==> flow/design.v <==
`timescale 1ns / 1ps
`timescale 1ns / 1ps
module fulladder(
    input a,
    input b,
    input cin,
    output sum,
    output cout
    );
    assign sum = a^b^cin;
    assign cout = (a & cin) | (a & b) | (b & cin);
endmodule
`timescale 1ns / 1ps
module shiftre #(parameter N=8)(
    input [N-1:0] D,
    input load, shiftR, lin, clock,
    output reg [N-1:0] Q
    );
   integer k;
   always @(posedge clock)
    begin
       if (load) Q <= D;
          else if (shiftR)
             begin
                for (k = N-1; k > 0; k = k-1)
                  Q[k-1] <= Q[k];
                Q[N-1] <= lin; 
              end
    end   
endmodule
`timescale 1ns / 1ps
module dff(
    input d,
    input reset,
    input clock,
    output reg q
    );
    always @(posedge clock)
        begin
          if (reset==1'b1) 
             q <=0; 
          else
            q <= d;
        end
endmodule
module serial_adder(ain, bin, reset_n, clock, start, sum, done);
    parameter bit_width = 8, bit_widthm1 = 7, size=4;
    input [bit_width-1:0] ain, bin;
    input reset_n, clock, start;
    output [bit_width-1:0] sum;
    output reg done;
    wire [bit_width-1:0] QA, QB;
    reg [size-1:0] count_d, count_q;
    wire sum_fa, cout_fa, cin_fa;
    reg load, ShR;
    localparam S0=2'b00, S1=2'b01, S2=2'b10, S3 =2'b11;
    reg [1:0] cp_fsm_d, cp_fsm_q;
    shiftre #(bit_width) regA (ain,load,ShR,1'b0, clock, QA);
    shiftre #(bit_width) regB (bin,load,ShR,1'b0, clock, QB);
    shiftre #(bit_width) regSum ({bit_width{1'b0}},load,ShR,sum_fa, clock, sum);
    fulladder fa (QA[0], QB[0], cin_fa, sum_fa, cout_fa);
    dff carryff (cout_fa,load,clock,cin_fa);
  always @(posedge clock or negedge reset_n)
    begin
      if (reset_n==0) 
        begin
         cp_fsm_q <= S0; count_q <= {size{1'b0}};
         end
      else
        begin
          cp_fsm_q <= cp_fsm_d; count_q = count_d;
        end
    end
    always @(*)
    begin
      cp_fsm_d = cp_fsm_q; ShR = 1'b0; done = 1'b0; load = 1'b0; count_d = count_q;
         case (cp_fsm_q)
            S0: begin if (start == 1'b1) cp_fsm_d = S1; end
            S1: begin load = 1'b1; count_d = bit_widthm1; cp_fsm_d = S2; end
            S2: begin ShR = 1'b1; count_d = count_q - 1; if (count_q == 1'b0) cp_fsm_d = S3; end
            S3: begin
                 done = 1'b1; 
                   if (start == 1'b0) cp_fsm_d = S0;
                 end  
            default: cp_fsm_d = S0;
        endcase
     end
endmodule
======== Step by step through the tools: serial_adder ========
What the tools print for serial_adder, step after step.
Lines are those of the file above, counted from 1.
Operators carry their Yosys type and port widths (W data, S select, Z words).
Cell names lack the library's common part.
The mark - stands for no value.
set-up
  top module .............................. serial_adder
  clock ................................... clock
  library ................................. sky130hd
  library corner .......................... tt_025C_1v80

======== Word level ========
Source: Yosys, flattened and elaborated, memories not mapped. Widths are those after wreduce. Registers that Yosys merges into a memory's read port (data or address) are not register bits. Print and check cells do not count. Equal cells are merged and count once.
bit counts
  register bits ........................... 31
  bits in latches ......................... 0
  RAM bits ................................ 0
  memory bits (read-only) ................. 0
  word width x clocked read ports ......... 0
  memories kept ........................... 0
  output and inout bits ................... 9
operators by class
  add/sub/neg operators ................... 1
  multiply operators ...................... 0
  divide/modulo/power cells ............... 0
  $lt $le $gt $ge ......................... 0
  equal/unequal tests ..................... 6
  shifts and indexed selects .............. 0
  muxes and demuxes ....................... 39
  bitwise logic cells ..................... 7
  reductions and logical operators ........ 8
operator list
  kind                   number
  $mux W1                31
  $reduce_or A3 Y1       3
  $pmux W4 S2            1
  $pmux W2 S4            1
  $ne A2 B2 Y1 const B   3
  $pmux W1 S2            3
  $mux W2                3
  $eq A2 B2 Y1 const B   2
  $sub A4 B1 Y4 const B  1
  $logic_not A4 Y1       1
  $and A1 B1 Y1          3
  $reduce_and A3 Y1      1
  $or A1 B1 Y1           2
  $xor A1 B1 Y1          2
  $eq A2 B1 Y1 const B   1
  $logic_not A2 Y1       1
  $reduce_bool A2 Y1     1
  $reduce_or A2 Y1       1

======== Depth ========
Yosys ltp: most cells in a row. Word level: on the elaborated netlist, between registers, memories and ports. Mapped: between sequential cells and ports; inverters and the memories' decode and read muxes count.
depth
  depth in word-level cells ............... 5
  ABC_AREA ................................ 0
  gate-level depth with buffers ........... 5

======== Synthesis result ========
The flow's flattened synthesis, as Yosys stat reports it; memories are mapped. The netlist is that of the ABC_AREA named above (0 if unset); the other value can give another one.
cells by type
  type       number
  edfxtp_1   16
  dfxtp_1    9
  dfrtp_1    7
  mux2_2     14
  nand2_1    18
  a21oi_1    9
  dfstp_2    1
  fa_1       1
  and2_1     3
  nor2_1     5
  nor3_4     1
  buf_2      3
  ha_1       1
  buf_6      1
  nand4bb_1  1
  a32o_1     1
  nor3_2     1
  o21ai_0    2
Not listed: further types 11, cells in them 12.
mapped netlist
  standard cells after synthesis .......... 106
  synthesis area .......................... 1360.1 µm²
  area of sequential cells ................ 862.1 µm²
  mapped flip-flops ....................... 33
By module: a second synthesis without flattening, with its own total; a netlist apart from the flattened one above.
unflattened totals
  cell total of the unflattened synthesis .. 92
  area total of the unflattened synthesis .. 1551.5 µm²
Rows give one instance, submodules left out.
by module
  module          instances  cells  area (µm²)  seq. area (µm²)
  shiftre #(N=8)  3          18     377.9       240.2
  serial_adder    1          35     364.1       201.4
  dff             1          2      33.8        20.0
  fulladder       1          1      20.0        0.0

======== Worst setup path after synthesis ========
Source: OpenSTA report_checks on the synthesized netlist (no wires, ideal clock, input and output delay 20% of the period each), path of least setup slack; recovery checks are left aside. Register names are those of the netlist, which keeps one name where synthesis merged equal registers.
path post-synthesis
  kind .................................... flip-flop to flip-flop
  from .................................... register cp_fsm_q
  to ...................................... register regA.Q[0]
  period .................................. 1.8 ns
  launch time at the first pin ............ 0.000 ns
  data arrival time ....................... 1.474 ns
  required time ........................... 1.425 ns
  slack ................................... -0.049 ns
  delay of the path ....................... 1.849 ns
  stages .................................. 4
  path buffers ............................ 1
  synthesis period reached ................ 1.849 ns
"delay of the path" = arrival - input delay + setup time.
"stages" counts driving pins, that of a launching flip-flop among them; a cell with two outputs on the path counts twice.
"synthesis period reached" = period - worst setup slack (recovery checks aside). The figure is calculated, with input and output delays left at 20% of the set period.
An end named without its bit number is one bit of that signal or, where synthesis recoded a state register, one of its new flip-flops.
Between the ends stands the longest chain of elaborated cells between them, by number of cells; it is not shown to be the way that was timed. Of several equally long chains one is given.
Each line given opens the expression or statement behind the cell; cells for indexed reads and writes are added by Yosys, which also makes memories of some case tables.
A register here has more assigning lines than the two given.
Only ways into the end's enable, where the timed path ends, are counted here.
between the ends, post-synthesis
  cell sequence ........................... dfrtp_1 nor3_4 buf_6 nand2b_1
  length of the longest elaborated chain .. 4
  elaborated cells between the ends (all ways) .. 9
ends and longest elaborated chain, post-synthesis
  element             RTL line  source
  start: declaration  57        reg [1:0] cp_fsm_d, cp_fsm_q;
  start: assignment   67        cp_fsm_q <= S0; count_q <= {size{1'b0}};
  start: assignment   71        cp_fsm_q <= cp_fsm_d; count_q = count_d;
  $eq A2 B2 Y1        77        case (cp_fsm_q)
  $reduce_or A3 Y1    -
  $pmux W1 S2         77
  $reduce_bool A2 Y1  -
  end: assignment     26        Q[k-1] <= Q[k];
  end: assignment     27        Q[N-1] <= lin;
  end: declaration    17        output reg [N-1:0] Q

======== Worst path after layout ========
Path of least setup slack in the final report of run 1 (OpenROAD, finished layout, wires in). Where an end is a register, its clock arrival counts in the times.
path post-layout
  kind .................................... flip-flop to output port
  from .................................... register cp_fsm_q
  to ...................................... output done
  period .................................. 3.72 ns
  external output delay ................... 0.74 ns
  launch time at the first pin ............ 0.28 ns
  data arrival time ....................... 1.40 ns
  required time ........................... 2.98 ns
  slack ................................... 1.58 ns
  stages .................................. 2
  path buffers ............................ 1
An end named without its bit number is one bit of that signal or, where synthesis recoded a state register, one of its new flip-flops.
Between the ends stands the longest chain of elaborated cells between them, by number of cells; it is not shown to be the way that was timed. Of several equally long chains one is given.
between the ends, post-layout
  cell sequence ........................... dfrtp_1 clkdlybuf4s50_1
  length of the longest elaborated chain .. 3
  elaborated cells between the ends (all ways) .. 6
ends and longest elaborated chain, post-layout
  element             RTL line  source
  start: declaration  57        reg [1:0] cp_fsm_d, cp_fsm_q;
  start: assignment   67        cp_fsm_q <= S0; count_q <= {size{1'b0}};
  start: assignment   71        cp_fsm_q <= cp_fsm_d; count_q = count_d;
  $eq A2 B2 Y1        77        case (cp_fsm_q)
  $reduce_or A3 Y1    -
  $pmux W1 S2         77
  end: declaration    51        output reg done;

Hand-over note for serial_adder

serial_adder through Yosys and OpenROAD on sky130hd: 2 stored runs, unordered, with their settings and measured results. The constraints put input and output delay at 20% of the set period each and load the outputs with 0.01 pF.
"clock period achieved": clock period set for the run, less the worst setup slack. It is reckoned from that one timing run; input and output delays stay at 20% of the period that was set.
"worst setup path time" is the time allowed to the run's worst setup path (the clock period less input and output delay, where it has them) less its slack. Clock arrival times count: a late capture clock shortens it, a late launch clock lengthens it.
"power" rests on the timing tool's default activity at the inputs, not on a simulated workload.

======== run 1 ========
==> flow/run.sh <==
#!/bin/bash
# the make line also repeats the synthesis and layout settings of config.mk as NAME=value (left out here)
make -C /OpenROAD-flow-scripts/flow DESIGN_CONFIG=/design/flow/config.mk WORK_HOME=/design/flow/orfs CLKGATE_MAP_FILE= finish
==> flow/config.mk <==
export PLATFORM = sky130hd
export DESIGN_NAME = serial_adder
export DESIGN_NICKNAME = serial_adder
export VERILOG_FILES = /design/flow/design.v
export SDC_FILE = /design/flow/constraint.sdc
export NUM_CORES = 4
export LEC_CHECK = 0
export CAP_MARGIN = 20
export CELL_PAD_IN_SITES_DETAIL_PLACEMENT = 1
export CELL_PAD_IN_SITES_GLOBAL_PLACEMENT = 1
export CORE_ASPECT_RATIO = 0.74
export CORE_MARGIN = 2
export CORE_UTILIZATION = 47
export CTS_CLUSTER_SIZE = 92
export MIN_ROUTING_LAYER = met2
export PLACE_DENSITY_LB_ADDON = 0.14
export SETUP_SLACK_MARGIN = 0.49
export SLEW_MARGIN = 5
export TNS_END_PERCENT = 55
==> flow/constraint.sdc <==
create_clock -name core_clock -period 3.72 [get_ports {clock}]
set_input_delay 0.7440 -clock core_clock [delete_from_list [all_inputs] [get_ports {clock}]]
set_output_delay 0.7440 -clock core_clock [all_outputs]
set_load 0.01 [all_outputs]

-------- measured, run 1 --------
  clock period achieved ................... 2.143 ns
  final design utilization ................ 64.3 %
  power ................................... 964 uW
  worst setup path time ................... 1.40 ns
  kind of the worst setup path ............ flip-flop to output port
  summed negative setup slack ............. 0.000 ns
  synthesized cell area ................... 1360.1 µm²
  smallest setup slack .................... 1.577 ns
  die footprint ........................... 3345.1 µm²
  standard-cell area after layout ......... 1736.7 µm²

======== run 2 ========
==> flow/run.sh <==
#!/bin/bash
# the make line also repeats the synthesis and layout settings of config.mk as NAME=value (left out here)
make -C /OpenROAD-flow-scripts/flow DESIGN_CONFIG=/design/flow/config.mk WORK_HOME=/design/flow/orfs CLKGATE_MAP_FILE= finish
==> flow/config.mk <==
export PLATFORM = sky130hd
export DESIGN_NAME = serial_adder
export DESIGN_NICKNAME = serial_adder
export VERILOG_FILES = /design/flow/design.v
export SDC_FILE = /design/flow/constraint.sdc
export NUM_CORES = 4
export LEC_CHECK = 0
export CAP_MARGIN = 20
export CORE_MARGIN = 2
export CORE_UTILIZATION = 40
export SLEW_MARGIN = 20
==> flow/constraint.sdc <==
create_clock -name core_clock -period 2.68 [get_ports {clock}]
set_input_delay 0.5360 -clock core_clock [delete_from_list [all_inputs] [get_ports {clock}]]
set_output_delay 0.5360 -clock core_clock [all_outputs]
set_load 0.01 [all_outputs]

-------- measured, run 2 --------
  clock period achieved ................... 1.991 ns
  final design utilization ................ 52.6 %
  power ................................... 1262 uW
  worst setup path time ................... 1.45 ns
  kind of the worst setup path ............ flip-flop to output port
  summed negative setup slack ............. 0.000 ns
  synthesized cell area ................... 1360.1 µm²
  smallest setup slack .................... 0.689 ns
  die footprint ........................... 3882.5 µm²
  standard-cell area after layout ......... 1742.9 µm²

End of note.
