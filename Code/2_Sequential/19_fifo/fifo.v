==> flow/design.v <==
module FIFO_Buffer #(parameter STACK_WIDTH = 32,
    STACK_HEIGHT = 8,
    STACK_PTR_WIDTH = 3,
    HALF_LEVEL = STACK_HEIGHT/2
    ) (
        input clk, rst, write_to_stack, 
        input [STACK_WIDTH-1:0] data_in,
        input read_from_stack,
        output stack_full, stack_half_full, stack_empty,
        output reg [STACK_WIDTH-1:0] data_out
    );
    reg [STACK_PTR_WIDTH-1:0] read_ptr, write_ptr;
    reg [STACK_PTR_WIDTH:0] ptr_gap;  
    reg [STACK_WIDTH-1:0] stack [STACK_HEIGHT-1:0];
    assign stack_full = (ptr_gap == STACK_HEIGHT);
    assign stack_half_full = (ptr_gap == HALF_LEVEL); 
    assign stack_empty = (ptr_gap == 0);
    always @ (posedge clk or posedge rst)
        if (rst == 1) begin
            data_out <= 0;
            read_ptr <= 0;
            write_ptr <= 0;
            ptr_gap <= 0; 
        end else if (write_to_stack && (!read_from_stack) && (!stack_full)) begin
            stack [write_ptr] <= data_in;
            write_ptr <= write_ptr + 1;
            ptr_gap <= ptr_gap + 1;
        end else if (read_from_stack && (!write_to_stack) && (!stack_empty)) begin
            data_out <= stack[read_ptr];
            read_ptr <= read_ptr + 1;
            ptr_gap <= ptr_gap - 1;
        end else if (write_to_stack && read_from_stack && stack_empty) begin
            stack [write_ptr] <= data_in;
            write_ptr <= write_ptr + 1;
            ptr_gap <= ptr_gap + 1;
        end else if (write_to_stack && read_from_stack && stack_full) begin
            data_out <= stack[read_ptr];
            read_ptr <= read_ptr + 1;
            ptr_gap <= ptr_gap - 1;
        end else if (write_to_stack && read_from_stack && (!stack_empty) && (!stack_full)) begin
            stack [write_ptr] <= data_in;
            data_out <= stack[read_ptr];
            write_ptr <= write_ptr + 1;
            read_ptr <= read_ptr + 1;
        end
endmodule
Reports on FIFO_Buffer --
Tool output for the design above, in the order of the flow. Line numbers count from 1 in the design file above. Cell names lack the library's common part. The mark -- stands for no value.
Set-up: design top FIFO_Buffer, clock port clk, library sky130hd, corner tt_025C_1v80

After elaboration --
Source: Yosys, flattened and elaborated. Widths are those after wreduce. Registers that Yosys merges into a memory's read port (data or address) are not register bits. Print and check cells do not count. Equal cells are merged and count once.
Storage and ports: flip-flop bits (word level) 298, input bits 36, word-level cells 125
Operators by class: equality and inequality tests 19, bitwise operators 2, reduce/logical cells 22, mux-type cells 66, add/subtract/negate cells 4
Operator list (number):
- 2-to-1 mux 32 bit | 52
- parallel mux 32 bit (select 8 bit) | 1
- 2-to-1 mux 3 bit | 9
- == test 3 bit with constant B | 8
- 2-to-1 mux 4 bit | 4
- == test 3 x 2 -> 1 bit with constant B | 4
- logical AND 1 bit | 9
- adder 3 x 1 -> 3 bit with constant B | 2
- == test 3 x 1 -> 1 bit with constant B | 2
- logical NOT 3 bit | 2
- AND reduction 3 bit | 2
- nonzero test 3 bit | 2
- logical NOT 1 bit | 4
- != test 2 bit with constant B | 2
- adder 4 x 1 -> 4 bit with constant B | 1
- subtractor 4 x 1 -> 4 bit with constant B | 1
- == test 4 x 3 -> 1 bit with constant B | 1
- == test 4 bit with constant B | 1
- logical NOT 4 bit | 1
- AND reduction 4 bit | 1
- nonzero test 4 bit | 1
- != test 3 bit with constant B | 1
- NOT 1 bit | 2

Longest topological paths --
Depth = most cells in a row (Yosys ltp): at word level without a register or memory, in the mapped netlist without a sequential cell, where the memories' decode and read muxes count.
Logic depth: depth in word-level cells 9, ABC_AREA 0, gate-level depth with buffers 11

Mapped cells and area --
The flow's flattened synthesis, as Yosys stat reports it; memories are mapped. The netlist is that of the ABC_AREA named above (0 if unset); the other value can give another one. The area totals of this step are shown rounded.
Mapped netlist: synthesis area 11630 um2, mapped cells 684, buffers 45, flip-flop cells 298
Cells by type:
- edfxtp_1 | number 256, total area 7.69E+03 um2
- dfrtp_1 | number 42, total area 1.05E+03 um2
- mux2_2 | number 33, total area 371.606 um2
- a22o_1 | number 32, total area 280.269 um2
- o21ai_0 | number 37, total area 185.178 um2
- ha_1 | number 14, total area 175.168 um2
- o21ai_1 | number 33, total area 165.158 um2
- a22oi_1 | number 21, total area 157.651 um2
- nand2_1 | number 40, total area 150.144 um2
- mux2_4 | number 9, total area 135.13 um2
- a211oi_2 | number 10, total area 125.12 um2
- a221o_1 | number 11, total area 110.106 um2
- o211a_1 | number 11, total area 110.106 um2
- a222oi_1 | number 10, total area 100.096 um2
- a221oi_2 | number 6, total area 90.086 um2
- buf_2 | number 17, total area 85.082 um2
- and3_1 | number 13, total area 81.328 um2
- clkbuf_1 | number 18, total area 67.565 um2
Other cell types: 32; their cells: 71.

Timing after synthesis --
Source: OpenSTA report_checks on the synthesized netlist (no wires, ideal clock, input and output delay 20% of the period each), path of least setup slack; recovery checks are left aside. Register names are those of the netlist, which keeps one name where synthesis merged equal registers.
Path post-synthesis: kind reg-to-reg, start reg ptr_gap[1], end reg stack[5][0], path delay 2.620 ns, clock period 4.69 ns, data arrival time 2.228 ns, setup slack 2.070 ns, time at the first pin 0.000 ns, stages 7, path buffers 0, synthesis period reached 2.62 ns
"path delay" is the arrival time less input delay plus setup time. "stages": output pins that drive a net of the path, with the launching flip-flop's if there is one; two outputs of one cell count as two. "synthesis period reached" = period - worst setup slack (recovery checks aside). The figure is calculated, with input and output delays left at 20% of the set period. At most two assigning lines are given for a register; there are more. The path ends at the enable pin of a flip-flop; only ways to that pin are counted.
Between the ends, post-synthesis: path through dfrtp_1 inv_1 ha_1 and3b_1 nand2b_1 nor2_1 and3_1, elaborated cells between the ends (all ways) 14
Ends and longest elaborated chain, post-synthesis:
- start: declaration | line 13 | reg [STACK_PTR_WIDTH:0] ptr_gap;
- start: assignment | line 27 | ptr_gap <= ptr_gap + 1;
- start: assignment | line 31 | ptr_gap <= ptr_gap - 1;
- end: assignment | line 25 | stack [write_ptr] <= data_in;
- end: assignment | line 33 | stack [write_ptr] <= data_in;
- end: declaration | line 14 | reg [STACK_WIDTH-1:0] stack [STACK_HEIGHT-1:0];
Chain of elaborated cells between the ends: none given.

Worst path after layout --
Path of least setup slack in the final report of record 1 (OpenROAD, finished layout, wires in). Where an end is a register, its clock arrival counts in the times.
Path post-layout: kind reg-to-output, start reg ptr_gap[0], end out stack_full, path buffers 1, setup slack 0.12 ns, external output delay 0.55 ns, clock period 2.73 ns, stages 5, data arrival time 2.06 ns, time at the first pin 0.53 ns
Between the ends stands the longest chain of elaborated cells between them, by number of cells; it is not shown to be the way that was timed. Of several equally long chains one is given. A line is the first line of the expression or statement that the cell stems from. Yosys adds cells for indexed reads and writes and turns some case tables into memories. At most two assigning lines are given for a register; there are more.
Between the ends, post-layout: path through dfrtp_1 inv_1 ha_4 and3b_1 clkdlybuf4s50_1, cells in the longest elaborated chain 1, elaborated cells between the ends (all ways) 1, source lines of those cells 1
Ends and longest elaborated chain, post-layout:
- start: declaration | line 13 | reg [STACK_PTR_WIDTH:0] ptr_gap;
- start: assignment | line 27 | ptr_gap <= ptr_gap + 1;
- start: assignment | line 31 | ptr_gap <= ptr_gap - 1;
- == test 4 bit | line 15 | assign stack_full = (ptr_gap == STACK_HEIGHT);
- end: declaration | line 9 | output stack_full, stack_half_full, stack_empty,

Memo
Re: implementation data of FIFO_Buffer

Flow measurements of FIFO_Buffer on sky130hd: 2 stored runs with different settings, listed in no order. Input and output delays are each 20% of the period that was set; the output load is 0.01 pF.
"achieved period": clock period set for the run, less the worst setup slack. It is reckoned from that one timing run; input and output delays stay at 20% of the period that was set.
"critical setup path time" means the part of the period allowed to the worst setup path (the constraints hold back 20% at inputs and 20% at outputs) less its slack; where the path has registers, the arrival times of their clocks count too.
"overall power": no workload was simulated; the value follows from the tool's default switching activity.
The measured numbers are rounded.

[record 1] flow files
==> flow/run.sh <==
#!/bin/bash
# the make line also repeats the synthesis and layout settings of config.mk as NAME=value (left out here)
make -C /OpenROAD-flow-scripts/flow DESIGN_CONFIG=/design/flow/config.mk WORK_HOME=/design/flow/orfs CLKGATE_MAP_FILE= finish
==> flow/config.mk <==
export PLATFORM = sky130hd
export DESIGN_NAME = FIFO_Buffer
export DESIGN_NICKNAME = FIFO_Buffer
export VERILOG_FILES = /design/flow/design.v
export SDC_FILE = /design/flow/constraint.sdc
export NUM_CORES = 4
export LEC_CHECK = 0
export CAP_MARGIN = 35
export CORE_ASPECT_RATIO = 1.15
export CORE_MARGIN = 2
export CORE_UTILIZATION = 61
export CTS_CLUSTER_SIZE = 92
export MAX_ROUTING_LAYER = met4
export PLACE_DENSITY_LB_ADDON = 0.02
export SLEW_MARGIN = 20
==> flow/constraint.sdc <==
create_clock -name core_clock -period 2.73 [get_ports {clk}]
set_input_delay 0.5460 -clock core_clock [delete_from_list [all_inputs] [get_ports {clk}]]
set_output_delay 0.5460 -clock core_clock [all_outputs]
set_load 0.01 [all_outputs]

[record 1] result: mapped cell area after synthesis 11630 um2; area inside the die boundary 20190 um2; standard-cell area of the final layout 13800 um2; final utilization 0.732; worst setup slack after layout 0.122 ns; sum of negative setup slack 0.000 ns; post-route worst hold slack 0.486 ns; overall power 0.01439 W; achieved period 2.608 ns; critical setup path time 2.06 ns; worst setup path kind reg-to-output

[record 2] flow files
==> flow/run.sh <==
#!/bin/bash
# the make line also repeats the synthesis and layout settings of config.mk as NAME=value (left out here)
make -C /OpenROAD-flow-scripts/flow DESIGN_CONFIG=/design/flow/config.mk WORK_HOME=/design/flow/orfs CLKGATE_MAP_FILE= finish
==> flow/config.mk <==
export PLATFORM = sky130hd
export DESIGN_NAME = FIFO_Buffer
export DESIGN_NICKNAME = FIFO_Buffer
export VERILOG_FILES = /design/flow/design.v
export SDC_FILE = /design/flow/constraint.sdc
export NUM_CORES = 4
export LEC_CHECK = 0
export ABC_AREA = 0
export CAP_MARGIN = 20
export CELL_PAD_IN_SITES_GLOBAL_PLACEMENT = 3
export CORE_MARGIN = 2
export CORE_UTILIZATION = 39
export CTS_CLUSTER_SIZE = 29
export MIN_ROUTING_LAYER = met1
export SLEW_MARGIN = 20
==> flow/constraint.sdc <==
create_clock -name core_clock -period 4.37 [get_ports {clk}]
set_input_delay 0.8740 -clock core_clock [delete_from_list [all_inputs] [get_ports {clk}]]
set_output_delay 0.8740 -clock core_clock [all_outputs]
set_load 0.01 [all_outputs]

[record 2] result: mapped cell area after synthesis 11630 um2; area inside the die boundary 31210 um2; standard-cell area of the final layout 13840 um2; final utilization 0.47; worst setup slack after layout 1.119 ns; sum of negative setup slack 0.000 ns; post-route worst hold slack 0.479 ns; overall power 0.009181 W; achieved period 3.251 ns; critical setup path time 2.38 ns; worst setup path kind reg-to-output
